==> flow/design.v <==
module counter(
	input clk_count, rst_n,zd,zd_r,
	output reg[7:0] q,
	output reg count
);
always@(posedge clk_count or negedge rst_n)
	if(~rst_n) begin q='h0f; count='h0; end
else
	if (!zd & !zd_r) begin
			if(q == 0) q='h0f; 
			else q=q - 'h01;
			if(q == 'h0) count=1; 
			else count=0;
		end
	else begin count = 1;q = 'h0f; end 
endmodule
---- Tool chain data of counter ----
Tool output for the design above, in the order of the flow.
Line numbers count from 1 in the design file above.
Not given: n/a
inputs
  top module .............................. counter
  clock port .............................. clk_count
  cell library ............................ sky130hd
  library corner .......................... tt_025C_1v80

---- Word level ----
Counts by Yosys on the flattened word-level netlist (proc, flatten, opt, wreduce; memories kept). Register bits leave out memories and registers merged into their read ports (data or address); mux counts leave out enables and synchronous resets folded into registers. Print and check cells are left out. Cells with the same type and inputs are merged into one.
operators by class
  add/subtract/negate cells ............... 1
  multiplexer cells ....................... 5
  bitwise gates (word level) .............. 1
  reductions and logical operators ........ 4
operators with widths
  cell                                                                 count
  8-bit two-way mux                                                    3
  8-bit logical NOT                                                    2
  8-bit by 1-bit subtractor with 8-bit output (second input constant)  1
  1-bit logical NOT                                                    2
  1-bit two-way mux                                                    2
  1-bit AND                                                            1
bit counts
  bits in registers ....................... 9
  output and inout port bits .............. 9
  elaborated cells ........................ 13

---- Depth ----
Depth = most cells in a row (Yosys ltp): at word level without a register or memory, in the mapped netlist without a sequential cell, where the memories' decode and read muxes count.
depth
  word-level depth ........................ 6
  ABC_AREA ................................ 0
  gate-level depth with buffers ........... 6
  depth with buffers taken out ............ 6

---- Mapped cells and area ----
Yosys stat after the flow's synthesis: flattened, memories mapped to cells. It holds for the ABC_AREA given above (unset counts as 0); a run with the other value may have another netlist.
cells by type
  type                       count
  sky130_fd_sc_hd__dfrtp_1   5
  sky130_fd_sc_hd__dfstp_2   4
  sky130_fd_sc_hd__ha_1      3
  sky130_fd_sc_hd__xnor2_1   3
  sky130_fd_sc_hd__or4b_1    2
  sky130_fd_sc_hd__a21boi_4  1
  sky130_fd_sc_hd__nand2_1   5
  sky130_fd_sc_hd__nor2_1    4
  sky130_fd_sc_hd__or4b_4    1
  sky130_fd_sc_hd__a211oi_2  1
  sky130_fd_sc_hd__o31ai_2   1
  sky130_fd_sc_hd__or3_1     2
  sky130_fd_sc_hd__inv_1     3
  sky130_fd_sc_hd__nor2_4    1
  sky130_fd_sc_hd__o311a_2   1
  sky130_fd_sc_hd__or4_4     1
  sky130_fd_sc_hd__nor3_1    2
  sky130_fd_sc_hd__o31a_1    1
Not listed: further types 10, cells in them 10.
synthesis totals
  cell count .............................. 51
  synthesis area .......................... 548.0 sq um
  area of sequential cells ................ 230.2 sq um
  flip-flop cells ......................... 9

---- Worst setup path after synthesis ----
OpenSTA on the mapped netlist: ideal clock, no wires. The path of least setup slack (recovery checks aside). Input and output delay are each 20% of the period. Register names are those of the netlist, which keeps one name where synthesis merged equal registers.
timing path after synthesis
  path type ............................... register to register
  from .................................... register q[0]
  to ...................................... register count
  period .................................. 2.59 ns
  library setup time ...................... 0.087 ns
  arrival ................................. 1.817 ns
  data required time ...................... 2.503 ns
  slack ................................... 0.687 ns
  delay of the path ....................... 1.904 ns
  driving pins on the path ................ 7
  synthesis period reached ................ 1.903 ns
"delay of the path" is the arrival time less input delay plus setup time.
"driving pins on the path": output pins that drive a net of the path, with the launching flip-flop's if there is one; two outputs of one cell count as two.
"synthesis period reached" = period - worst setup slack (recovery checks aside). The figure is calculated, with input and output delays left at 20% of the set period.
The rows between start and end are the longest chain of elaborated cells between them; the timing report does not say that the signal goes this way. Where chains are equally long, one stands for them.
A line is the first line of the expression or statement that the cell stems from. Yosys adds cells for indexed reads and writes and turns some case tables into memories.
A register here has more assigning lines than the two given.
on the way, after synthesis
  path through ............................ sky130_fd_sc_hd__dfstp_2 sky130_fd_sc_hd__inv_1 sky130_fd_sc_hd__ha_1 sky130_fd_sc_hd__or4b_1 sky130_fd_sc_hd__o32ai_1 sky130_fd_sc_hd__o211ai_1 sky130_fd_sc_hd__a211oi_2
  cells in the longest elaborated chain ... 6
ends and longest elaborated chain, after synthesis
  element                                      RTL line  RTL
  start: declaration                           3         output reg[7:0] q,
  start: assignment                            7         if(~rst_n) begin q='h0f; count='h0; end
  start: assignment                            11        else q=q - 'h01;
  8-bit by 1-bit subtractor with 8-bit output  11
  8-bit two-way mux                            10        if(q == 0) q='h0f;
  8-bit two-way mux                            9         if (!zd & !zd_r) begin
  8-bit logical NOT                            12        if(q == 'h0) count=1;
  1-bit two-way mux                            12
  1-bit two-way mux                            9
  end: assignment                              7
  end: assignment                              12
  end: declaration                             4         output reg count

---- Worst path after layout ----
From the final timing report of entry A: the path of least setup slack in the routed layout; clock arrival at registers is part of the times.
timing path post-layout
  path type ............................... register to register
  from .................................... register q[0]
  to ...................................... register count
  period .................................. 2.82 ns
  library setup time ...................... 0.08 ns
  arrival ................................. 2.20 ns
  data required time ...................... 2.99 ns
  slack ................................... 0.79 ns
  driving pins on the path ................ 7
The rows between start and end are the longest chain of elaborated cells between them; the timing report does not say that the signal goes this way. Where chains are equally long, one stands for them.
A register here has more assigning lines than the two given.
on the way, post-layout
  path through ............................ sky130_fd_sc_hd__dfstp_2 sky130_fd_sc_hd__inv_1 sky130_fd_sc_hd__ha_1 sky130_fd_sc_hd__or4b_1 sky130_fd_sc_hd__o32ai_1 sky130_fd_sc_hd__o211ai_1 sky130_fd_sc_hd__a211oi_2
  cells in the longest elaborated chain ... 6
ends and longest elaborated chain, post-layout
  element                                      RTL line  RTL
  start: declaration                           3         output reg[7:0] q,
  start: assignment                            7         if(~rst_n) begin q='h0f; count='h0; end
  start: assignment                            11        else q=q - 'h01;
  8-bit by 1-bit subtractor with 8-bit output  11
  8-bit two-way mux                            10        if(q == 0) q='h0f;
  8-bit two-way mux                            9         if (!zd & !zd_r) begin
  8-bit logical NOT                            12        if(q == 'h0) count=1;
  1-bit two-way mux                            12
  1-bit two-way mux                            9
  end: assignment                              7
  end: assignment                              12
  end: declaration                             4         output reg count

Add stored flow runs of counter

Stored flow runs of counter (2 of them; Yosys, OpenROAD, sky130hd). They differ in their settings and are not a sequence. Constraints: input delay and output delay 20% of the set period each, output load 0.01 pF.
"clock period reached" means the clock period less the worst setup slack. The figure is calculated, with input and output delays left at 20% of the set period.
"worst setup path time": the worst setup path's part of the clock period (all of it between registers, 20% less for each end at a port) less its slack. A launch clock that arrives late makes it longer, a capture clock that arrives late makes it shorter.

---- entry A ----
settings
  period_ns = 2.82
  CAP_MARGIN = 20
  CORE_MARGIN = 2
  CORE_UTILIZATION = 40
  SLEW_MARGIN = 20
results
  utilization after routing ............... 0.555
  overall die area ........................ 1682.2 sq um
  worst slack on setup checks ............. 0.794 ns
  std-cell area (final layout) ............ 713.2 sq um
  total negative setup slack .............. 0.000 ns
  mapped cell area after synthesis ........ 548.0 sq um
  clock period reached .................... 2.026 ns
  worst setup path time ................... 2.03 ns
  kind of the worst setup path ............ register to register

---- entry B ----
settings
  period_ns = 2.58
  CORE_UTILIZATION = 47
  PLACE_DENSITY_LB_ADDON = 0.06
  CORE_MARGIN = 10
  ABC_AREA = 0
  SLEW_MARGIN = 5
  MAX_ROUTING_LAYER = met5
  CAP_MARGIN = 20
results
  overall die area ........................ 2931.7 sq um
  clock period reached .................... 2.049 ns
  total negative setup slack .............. 0.000 ns
  utilization after routing ............... 0.65
  worst slack on setup checks ............. 0.531 ns
  mapped cell area after synthesis ........ 548.0 sq um
  std-cell area (final layout) ............ 711.9 sq um
  worst setup path time ................... 2.05 ns
  kind of the worst setup path ............ register to register
