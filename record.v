==> flow/design.v <==
module record(
	input clk_count,rst_n,true,false,
	input en_s0,en_s1,en_s2,en_s3,
	output reg zd_r,
	output reg [1:0] EDA_ps0,EDA_ps1,EDA_ps2,EDA_ps3,
	output reg [3:0] EDA_fs0,EDA_fs1,EDA_fs2,EDA_fs3
);
reg [3:0] EDA_f0,EDA_f1,EDA_f2,EDA_f3;
always @ (posedge clk_count) begin
	if (!rst_n) begin
		EDA_f0=4'b0000;EDA_f1=4'b0000;EDA_f2=4'b0000;EDA_f3=4'b0000;zd_r<=0;
		EDA_ps0=2'b00;EDA_ps1=2'b01;EDA_ps2=2'b10;EDA_ps3=2'b11;
		end
	else begin
		if ((en_s0 == 1)&(en_s1 == 0)&(en_s2 == 0)&(en_s3 == 0)&(true == 1)&(false == 0)) begin EDA_f0=EDA_f0+6'b000001;zd_r<=1; end			 
		else if ((en_s0 == 0)&(en_s1 == 1)&(en_s2 == 0)&(en_s3 == 0)&(true == 1)&(false == 0)) begin EDA_f1=EDA_f1+6'b000001;zd_r<=1; end	 
		else if ((en_s0 == 0)&(en_s1 == 0)&(en_s2 == 1)&(en_s3 == 0)&(true == 1)&(false == 0)) begin EDA_f2=EDA_f2+6'b000001;zd_r<=1; end	 
		else if ((en_s0 == 0)&(en_s1 == 0)&(en_s2 == 0)&(en_s3 == 1)&(true == 1)&(false == 0)) begin EDA_f3=EDA_f3+6'b000001;zd_r<=1; end	 
		else if ((en_s0 == 1)&(en_s1 == 0)&(en_s2 == 0)&(en_s3 == 0)&(true == 0)&(false == 1)) begin EDA_f0=EDA_f0+6'b000000;zd_r<=1; end	 
		else if ((en_s0 == 0)&(en_s1 == 1)&(en_s2 == 0)&(en_s3 == 0)&(true == 0)&(false == 1)) begin EDA_f1=EDA_f1+6'b000000;zd_r<=1; end	 
		else if ((en_s0 == 0)&(en_s1 == 0)&(en_s2 == 1)&(en_s3 == 0)&(true == 0)&(false == 1)) begin EDA_f2=EDA_f2+6'b000000;zd_r<=1; end	 
		else if ((en_s0 == 0)&(en_s1 == 0)&(en_s2 == 0)&(en_s3 == 1)&(true == 0)&(false == 1)) begin EDA_f3=EDA_f3+6'b000000;zd_r<=1; end	 
		else begin EDA_f0=EDA_f0+6'b000000;EDA_f1=EDA_f1+6'b000000;EDA_f2=EDA_f2+6'b000000;EDA_f3=EDA_f3+6'b000000;zd_r<=0; end					 
		EDA_fs0=EDA_f0; EDA_fs1=EDA_f1; EDA_fs2=EDA_f2; EDA_fs3=EDA_f3;
	end
end
endmodule
* Step by step through the tools: record
What the tools print for record, step after step.
Lines are those of the file above, counted from 1.
Library cell names are shortened.
Not given: -
- Top :: record
- Clock :: clk_count
- Cell library :: sky130hd
- Library corner :: tt_025C_1v80

* After elaboration
Source: Yosys, flattened and elaborated, memories not mapped. Widths are those after wreduce; folded enables and synchronous resets count as part of the registers. Registers that Yosys merges into a memory's read port (data or address) are not register bits. Print and check cells do not count. Equal cells are merged and count once.
- Elaborated cells :: 64
- Output and inout port bits :: 25
- Register bits :: 33
- Bitwise logic cells :: 33
- $add $sub $neg :: 4
- Muxes and demuxes :: 18
** Operators with widths (number)
- 2-to-1 mux 4 bit :: 10
- bitwise AND 1 bit :: 27
- adder 4 x 1 -> 4 bit (second input constant) :: 4
- 2-to-1 mux 1 bit :: 8
- NOT 1 bit :: 6

* Longest topological paths
Longest topological path by Yosys (ltp), each cell counted once; first at word level (registers and memories cut), then after technology mapping (sequential cells cut; the memories' decode and read muxes count).
- Word-level depth :: 14
- ABC_AREA :: 0
- Mapped depth :: 4
- Depth with buffers taken out :: 3

* Mapped cells and area
Source: synth_stat.txt of the flow (Yosys; design flattened, memories mapped). It holds for the ABC_AREA given above (unset counts as 0); a run with the other value may have another netlist.
The area totals of this step are shown rounded.
** Cell types
- edfxtp_1 :: number 16, area in all 480.461 um^2
- dfxtp_1 :: number 17, area in all 340.326 um^2
- mux2i_1 :: number 8, area in all 80.077 um^2
- nand2b_1 :: number 10, area in all 62.56 um^2
- buf_4 :: number 8, area in all 60.058 um^2
- nand2_1 :: number 16, area in all 60.058 um^2
- xnor2_1 :: number 6, area in all 52.55 um^2
- ha_1 :: number 4, area in all 50.048 um^2
- nand3_1 :: number 10, area in all 50.048 um^2
- o21ai_0 :: number 9, area in all 45.043 um^2
- a21oi_1 :: number 8, area in all 40.038 um^2
- xor2_1 :: number 3, area in all 26.275 um^2
- or3_1 :: number 4, area in all 25.024 um^2
- nor3_2 :: number 2, area in all 20.019 um^2
- or3b_2 :: number 2, area in all 17.517 um^2
- nand4_1 :: number 2, area in all 12.512 um^2
- nor2b_1 :: number 2, area in all 12.512 um^2
- nand4bb_1 :: number 1, area in all 11.261 um^2
Not listed: further types 16, cells in them 17.
- Cell area after synthesis :: 1550 um^2
- Mapped cells :: 145
- Buffer cells :: 10
- Sequential part of the area :: 821 um^2
- Flip-flop cells :: 33

* Path before layout
Path of least setup slack by OpenSTA after synthesis, without wires, with an ideal clock, recovery checks aside; 20% of the period is set as input and as output delay. Where synthesis merged equal registers, the netlist keeps one of their names.
- Kind :: input to register
- Start point :: input en_s1
- End point :: register EDA_fs2[3]
- Path slack :: 0.149 ns
- Period :: 1.74 ns
- Stages on the path :: 4
- Path delay :: 1.243 ns
- Arrival time :: 1.324 ns
- Setup time :: 0.267 ns
- Buffers on the path :: 1
- Data required time :: 1.473 ns
- External input delay :: 0.348 ns
- Launch time at the first pin :: 0.348 ns
- Synthesis period reached :: 1.591 ns
"path delay" is the arrival time less input delay plus setup time.
"stages on the path": output pins that drive a net of the path, with the launching flip-flop's if there is one; two outputs of one cell count as two.
"synthesis period reached" = period - worst setup slack (recovery checks aside). The figure is calculated, with input and output delays left at 20% of the set period.
The rows between start and end are the longest chain of elaborated cells between them; the timing report does not say that the signal goes this way. Where chains are equally long, one stands for them.
A line is the first line of the expression or statement that the cell stems from. Yosys adds cells for indexed reads and writes and turns some case tables into memories.
- Path through :: or4b_1 buf_2 nor3_2 xor2_1
- Cells in the longest elaborated chain :: 9
- Elaborated cells on any way between the ends :: 19
- Classes of those cells :: mux: 3; logic: 16
** Ends and longest elaborated chain, after synthesis
- start, declared :: line 3 : input en_s0,en_s1,en_s2,en_s3,
- NOT 1 bit :: line 17 : else if ((en_s0 == 0)&(en_s1 == 0)&(en_s2 == 1)&(en_s3 == 0)&(true == 1)&(false == 0)) begin EDA_f2=EDA_f2+6'b ...
- bitwise AND 1 bit x5 :: line 17
- 2-to-1 mux 4 bit :: line 17
- 2-to-1 mux 4 bit :: line 16 : else if ((en_s0 == 0)&(en_s1 == 1)&(en_s2 == 0)&(en_s3 == 0)&(true == 1)&(false == 0)) begin EDA_f1=EDA_f1+6'b ...
- 2-to-1 mux 4 bit :: line 15 : if ((en_s0 == 1)&(en_s1 == 0)&(en_s2 == 0)&(en_s3 == 0)&(true == 1)&(false == 0)) begin EDA_f0=EDA_f0+6'b00000 ...
- end, assigned :: line 24 : EDA_fs0=EDA_f0; EDA_fs1=EDA_f1; EDA_fs2=EDA_f2; EDA_fs3=EDA_f3;
- end, declared :: line 6 : output reg [3:0] EDA_fs0,EDA_fs1,EDA_fs2,EDA_fs3

* Path in the finished layout
Path of least setup slack in the final report of run 1 (OpenROAD, finished layout, wires in). Where an end is a register, its clock arrival counts in the times.
- Kind :: input to register
- Start point :: input en_s1
- End point :: register EDA_fs2[3]
- Launch time at the first pin :: 0.48 ns
- Setup time :: 0.25 ns
- External input delay :: 0.48 ns
- Arrival time :: 2.12 ns
- Stages on the path :: 4
- Buffers on the path :: 1
- Data required time :: 2.42 ns
- Period :: 2.4 ns
- Path slack :: 0.30 ns
The rows between start and end are the longest chain of elaborated cells between them; the timing report does not say that the signal goes this way. Where chains are equally long, one stands for them.
- Path through :: clkdlybuf4s50_1 or4b_1 nor3_2 xor2_1
- Cells in the longest elaborated chain :: 9
- Elaborated cells on any way between the ends :: 19
- Classes of those cells :: mux: 3; logic: 16
** Ends and longest elaborated chain, post-layout
- start, declared :: line 3 : input en_s0,en_s1,en_s2,en_s3,
- NOT 1 bit :: line 17 : else if ((en_s0 == 0)&(en_s1 == 0)&(en_s2 == 1)&(en_s3 == 0)&(true == 1)&(false == 0)) begin EDA_f2=EDA_f2+6'b ...
- bitwise AND 1 bit x5 :: line 17
- 2-to-1 mux 4 bit :: line 17
- 2-to-1 mux 4 bit :: line 16 : else if ((en_s0 == 0)&(en_s1 == 1)&(en_s2 == 0)&(en_s3 == 0)&(true == 1)&(false == 0)) begin EDA_f1=EDA_f1+6'b ...
- 2-to-1 mux 4 bit :: line 15 : if ((en_s0 == 1)&(en_s1 == 0)&(en_s2 == 0)&(en_s3 == 0)&(true == 1)&(false == 0)) begin EDA_f0=EDA_f0+6'b00000 ...
- end, assigned :: line 24 : EDA_fs0=EDA_f0; EDA_fs1=EDA_f1; EDA_fs2=EDA_f2; EDA_fs3=EDA_f3;
- end, declared :: line 6 : output reg [3:0] EDA_fs0,EDA_fs1,EDA_fs2,EDA_fs3

Wiki page: record / flow data

record through Yosys and OpenROAD on sky130hd: 2 stored runs, unordered, with their settings and measured results. The constraints put input and output delay at 20% of the set period each and load the outputs with 0.01 pF.
By "period reached" is meant the clock period of the run minus its worst setup slack. This is arithmetic on one report: input and output delays are still those of the set period (20% each).
"time of the worst setup path" means the part of the period allowed to the worst setup path (the constraints hold back 20% at inputs and 20% at outputs) less its slack; where the path has registers, the arrival times of their clocks count too.
"total power of the final layout" is the tool's figure for a default switching activity; nothing was simulated.
The results are shown rounded.

** Run 1
- Settings :: period_ns=2.4; CAP_MARGIN=20; CORE_MARGIN=2; CORE_UTILIZATION=40; SLEW_MARGIN=20
- Lowest setup slack :: 0.299 ns
- Total negative setup slack :: 0.000 ns
- Total die area :: 4390 um^2
- Chip area in the Yosys report :: 1550 um^2
- Smallest hold slack :: 0.479 ns
- Standard-cell area of the final layout :: 1950 um^2
- Time of the worst setup path :: 1.62 ns
- Worst path kind :: input to register
- Period reached :: 2.101 ns
- Post-layout utilization :: 0.53
- Total power of the final layout :: 1.12 mW

** Run 2
- Settings :: period_ns=2.35; CORE_UTILIZATION=65; PLACE_DENSITY=0.66; CORE_ASPECT_RATIO=1.14; TNS_END_PERCENT=30; GPL_TIMING_DRIVEN=1; CTS_CLUSTER_DIAMETER=212; MIN_ROUTING_LAYER=met1; MAX_ROUTING_LAYER=met4; CAP_MARGIN=20; CORE_MARGIN=2; SLEW_MARGIN=20
- Lowest setup slack :: 0.227 ns
- Total negative setup slack :: 0.000 ns
- Total die area :: 2790 um^2
- Chip area in the Yosys report :: 1550 um^2
- Smallest hold slack :: 0.500 ns
- Standard-cell area of the final layout :: 1920 um^2
- Time of the worst setup path :: 1.65 ns
- Worst path kind :: input to register
- Period reached :: 2.123 ns
- Post-layout utilization :: 0.868
- Total power of the final layout :: 1.13 mW
