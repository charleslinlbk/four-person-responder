==> flow/design.v <==
module main(
	input clk_count,rst_n,count,
	input p0,p1,p2,p3,zd_r,
	output reg zd,
	output reg s0,s1,s2,s3,
	output reg en_s0,en_s1,en_s2,en_s3	
);
always @ (posedge clk_count) begin
	if (!rst_n) begin s0=0;s1=0;s2=0;s3=0;zd=0; end
	else begin
		if ((p0==1)&(count == 0)) begin zd=1; s0=1; end
		else if ((p1==1)&(count == 0)) begin zd=1; s1=1; end
		else if ((p2==1)&(count == 0)) begin zd=1; s2=1; end
		else if ((p3==1)&(count == 0)) begin zd=1; s3=1; end
		else begin s0=0;s1=0;s2=0;s3=0;zd=0; end
		if ((s0 == 1)&(s1 == 0)&(s2 == 0)&(s2 == 0)) begin en_s0<=1; end
		else if ((s0 == 0)&(s1 == 1)&(s2 == 0)&(s3 == 0)) begin en_s1<=1; end
		else if ((s0 == 0)&(s1 == 0)&(s2 == 1)&(s3 == 0)) begin en_s2<=1; end
		else if ((s0 == 0)&(s1 == 0)&(s2 == 0)&(s3 == 1)) begin en_s3<=1; end
		else begin zd=0; end
		if ((en_s0 == 1)&(en_s1 == 0)&(en_s2 == 0)&(en_s3 == 0)&(zd_r == 1)) begin en_s0<=0; end
		else if ((en_s0 == 0)&(en_s1 == 1)&(en_s2 == 0)&(en_s3 == 0)&(zd_r == 1)) begin en_s1<=0; end
		else if ((en_s0 == 0)&(en_s1 == 0)&(en_s2 == 1)&(en_s3 == 0)&(zd_r == 1)) begin en_s2<=0; end
		else if ((en_s0 == 0)&(en_s1 == 0)&(en_s2 == 0)&(en_s3 == 1)&(zd_r == 1)) begin en_s3<=0; end
	end
end
endmodule
# Reports on main
# Tool output for the design above, in the order of the flow.
# Line numbers count from 1 in the design file above.
# Library cell names are shortened.
setup:
  top_module: "main"
  clock_port: "clk_count"
  library: "sky130hd"
  pvt_corner: "tt_025C_1v80"

# Word level
# Source: Yosys, flattened and elaborated, memories not mapped. Widths are those after wreduce. Registers that Yosys merges into a memory's read port (data or address) are not register bits. Print and check cells do not count. Equal cells are merged and count once.
word_totals:
  ff_bits: 9
op_classes:
  muxes: 46
  bitwise: 39
  n_reduce_logical: 2
ops:
  columns: ["operator", "n"]
  rows:
  - ["two-way mux 1 bit", 46]
  - ["AND 1 bit", 30]
  - ["NOT 1 bit", 9]
  - ["AND reduction 2 bit", 1]
  - ["nonzero test 2 bit", 1]

# Logic depth
# Depth = most cells in a row (Yosys ltp): at word level without a register or memory, in the mapped netlist without a sequential cell, where the memories' decode and read muxes count.
depth:
  depth_word: 19
  abc_area: 1
  depth_mapped: 10

# Mapped cells and area
# Source: synth_stat.txt of the flow (Yosys; design flattened, memories mapped). It holds for the ABC_AREA given above (unset counts as 0); a run with the other value may have another netlist.
by_type:
  columns: ["cell", "n", "area_total_um2"]
  rows:
  - ["edfxtp_1", 4, 120.115]
  - ["dfxtp_1", 5, 100.096]
  - ["inv_1", 15, 56.304]
  - ["nand2_1", 15, 56.304]
  - ["nor2_1", 11, 41.29]
  - ["a21oi_1", 4, 20.019]
  - ["nand3_1", 4, 20.019]
  - ["a21oi_4", 1, 16.266]
  - ["nand3_2", 1, 10.01]
  - ["nor3_1", 2, 10.01]
  - ["o21ai_2", 1, 8.758]
  - ["a31oi_1", 1, 6.256]
  - ["nand2_2", 1, 6.256]
  - ["nand4_1", 1, 6.256]
  - ["nor4_1", 1, 6.256]
  - ["o21ai_0", 1, 5.005]
  - ["inv_2", 1, 3.754]
mapped:
  seq_area_um2: 220.2
  yosys_area_um2: 493.0
  cells: 69
  buffers: 0
  ff_cells: 9

# Worst setup path after synthesis
# OpenSTA on the mapped netlist: ideal clock, no wires. The path of least setup slack (recovery checks aside). Input and output delay are each 20% of the period. Register names are those of the netlist, which keeps one name where synthesis merged equal registers.
synth_timing:
  path_kind: "input-to-reg"
  startpoint: "in count"
  endpoint: "reg en_s0"
  arrival_time_ns: 1.004
  driving_pins: 7
  period_ns: 1.96
  t_first_pin_ns: 0.392
  setup_time_ns: 0.304
  path_delay_ns: 0.916
  in_delay_ns: 0.392
  path_slack_ns: 0.653
  synth_period_reached_ns: 1.307
# "path_delay_ns" = arrival - input delay + setup time.
# "driving_pins": output pins that drive a net of the path, with the launching flip-flop's if there is one; two outputs of one cell count as two.
# "synth_period_reached_ns" is the clock period less the worst setup slack; recovery checks do not enter. This is arithmetic on one report: input and output delays are still those of the set period (20% each).
# Between the ends stands the longest chain of elaborated cells between them, by number of cells; it is not shown to be the way that was timed. Of several equally long chains one is given.
# Each line given opens the expression or statement behind the cell; cells for indexed reads and writes are added by Yosys, which also makes memories of some case tables.
# Only ways into the end's enable, where the timed path ends, are counted here.
synth_between:
  path_cell_list: "inv_2 -> o21ai_0 -> nand3_2 -> nand2_1 -> nor2_1 -> inv_1 -> a21oi_1"
  elab_chain_len: 13
  cells_between: 27
  cone_classes: "15 x mux; 10 x logic; 2 x reduce/logical"
synth_rtl:
  columns: ["item", "line", "text"]
  rows:
  - ["start, declared", 2, "input clk_count,rst_n,count,"]
  - ["NOT 1 bit", 14, "else if ((p3==1)&(count == 0)) begin zd=1; s3=1; end"]
  - ["AND 1 bit", 14, null]
  - ["two-way mux 1 bit", 14, null]
  - ["two-way mux 1 bit", 13, "else if ((p2==1)&(count == 0)) begin zd=1; s2=1; end"]
  - ["two-way mux 1 bit", 12, "else if ((p1==1)&(count == 0)) begin zd=1; s1=1; end"]
  - ["two-way mux 1 bit", 11, "if ((p0==1)&(count == 0)) begin zd=1; s0=1; end"]
  - ["two-way mux 1 bit", 9, "if (!rst_n) begin s0=0;s1=0;s2=0;s3=0;zd=0; end"]
  - ["NOT 1 bit", 16, "if ((s0 == 1)&(s1 == 0)&(s2 == 0)&(s2 == 0)) begin en_s0<=1; end"]
  - ["AND 1 bit (3 in a row)", 16, null]
  - ["nonzero test 2 bit", null, null]
  - ["AND reduction 2 bit", null, null]
  - ["end, assigned", 16, null]
  - ["end, assigned", 21, "if ((en_s0 == 1)&(en_s1 == 0)&(en_s2 == 0)&(en_s3 == 0)&(zd_r == 1)) begin en_s0<=0; end"]
  - ["end, declared", 6, "output reg en_s0,en_s1,en_s2,en_s3"]

# Timing after layout
# Path of least setup slack in the final report of stored run 1 (OpenROAD, finished layout, wires in). Where an end is a register, its clock arrival counts in the times.
layout_timing:
  path_kind: "reg-to-reg"
  startpoint: "reg en_s2"
  endpoint: "reg en_s0"
  t_first_pin_ns: 0.27
  path_slack_ns: -0.28
  driving_pins: 5
  setup_time_ns: 0.28
  period_ns: 0.94
  arrival_time_ns: 1.21
# Between the ends stands the longest chain of elaborated cells between them, by number of cells; it is not shown to be the way that was timed. Of several equally long chains one is given.
layout_between:
  path_cell_list: "edfxtp_1 -> buf_6 -> nor3_4 -> nand3_2 -> a21oi_2"
  elab_chain_len: 6
  cells_between: 6
  cone_classes: "4 x logic; 2 x reduce/logical"
layout_rtl:
  columns: ["item", "line", "text"]
  rows:
  - ["start, declared", 6, "output reg en_s0,en_s1,en_s2,en_s3"]
  - ["start, assigned", 18, "else if ((s0 == 0)&(s1 == 0)&(s2 == 1)&(s3 == 0)) begin en_s2<=1; end"]
  - ["start, assigned", 23, "else if ((en_s0 == 0)&(en_s1 == 0)&(en_s2 == 1)&(en_s3 == 0)&(zd_r == 1)) begin en_s2<=0; end"]
  - ["NOT 1 bit", 21, "if ((en_s0 == 1)&(en_s1 == 0)&(en_s2 == 0)&(en_s3 == 0)&(zd_r == 1)) begin en_s0<=0; end"]
  - ["AND 1 bit (3 in a row)", 21, null]
  - ["nonzero test 2 bit", null, null]
  - ["AND reduction 2 bit", null, null]
  - ["end, assigned", 16, "if ((s0 == 1)&(s1 == 0)&(s2 == 0)&(s2 == 0)) begin en_s0<=1; end"]
  - ["end, assigned", 21, null]
  - ["end, declared", 6, null]

# Measured data: module main, platform sky130hd, 2 stored runs of the flow under differing settings, order arbitrary. Input and output delays are each 20% of the period that was set; the output load is 0.01 pF.
# "achieved_period_ns" is the run's clock period less its worst setup slack. It is reckoned from that one timing run; input and output delays stay at 20% of the period that was set.
# "critical_path_time_ns" means the part of the period allowed to the worst setup path (the constraints hold back 20% at inputs and 20% at outputs) less its slack; where the path has registers, the arrival times of their clocks count too.
# By "final_power_w" is meant OpenSTA's value without simulated activity: inputs other than the clock are taken to toggle once in ten clock periods, and the tool carries that through the logic.
runs:
  - name: "stored run 1"
    settings:
      period_ns: 0.94
      CORE_UTILIZATION: 20
      PLACE_DENSITY: 0.56
      CORE_MARGIN: 5
      TNS_END_PERCENT: 50
      ABC_AREA: 1
      GPL_ROUTABILITY_DRIVEN: 0
      CAP_MARGIN: 40
      MAX_ROUTING_LAYER: "met5"
      SLEW_MARGIN: 20
    results:
      die_area_um2: 3557.5
      fin_hold_ws_ns: 0.275
      setup_ws_ns: -0.285
      yosys.chip_area_um2: 493.0
      tns_ns: -1.797
      stdcell_area_um2: 955.9
      final_util_pct: 39.7
      critical_path_time_ns: 1.22
      path_kind: "reg-to-reg"
      final_power_w: 0.001146
      achieved_period_ns: 1.225
  - name: "stored run 2"
    settings:
      period_ns: 1.33
      CORE_UTILIZATION: 55
      PLACE_DENSITY: 0.39
      CORE_ASPECT_RATIO: 1.6
      CELL_PAD_IN_SITES_GLOBAL_PLACEMENT: 1
      CELL_PAD_IN_SITES_DETAIL_PLACEMENT: 0
      ABC_AREA: 1
      GPL_TIMING_DRIVEN: 1
      MAX_ROUTING_LAYER: "met4"
      CAP_MARGIN: 20
      CORE_MARGIN: 2
      SLEW_MARGIN: 20
    outcome: "not finished: floorplanning ended with error PDN-0185"
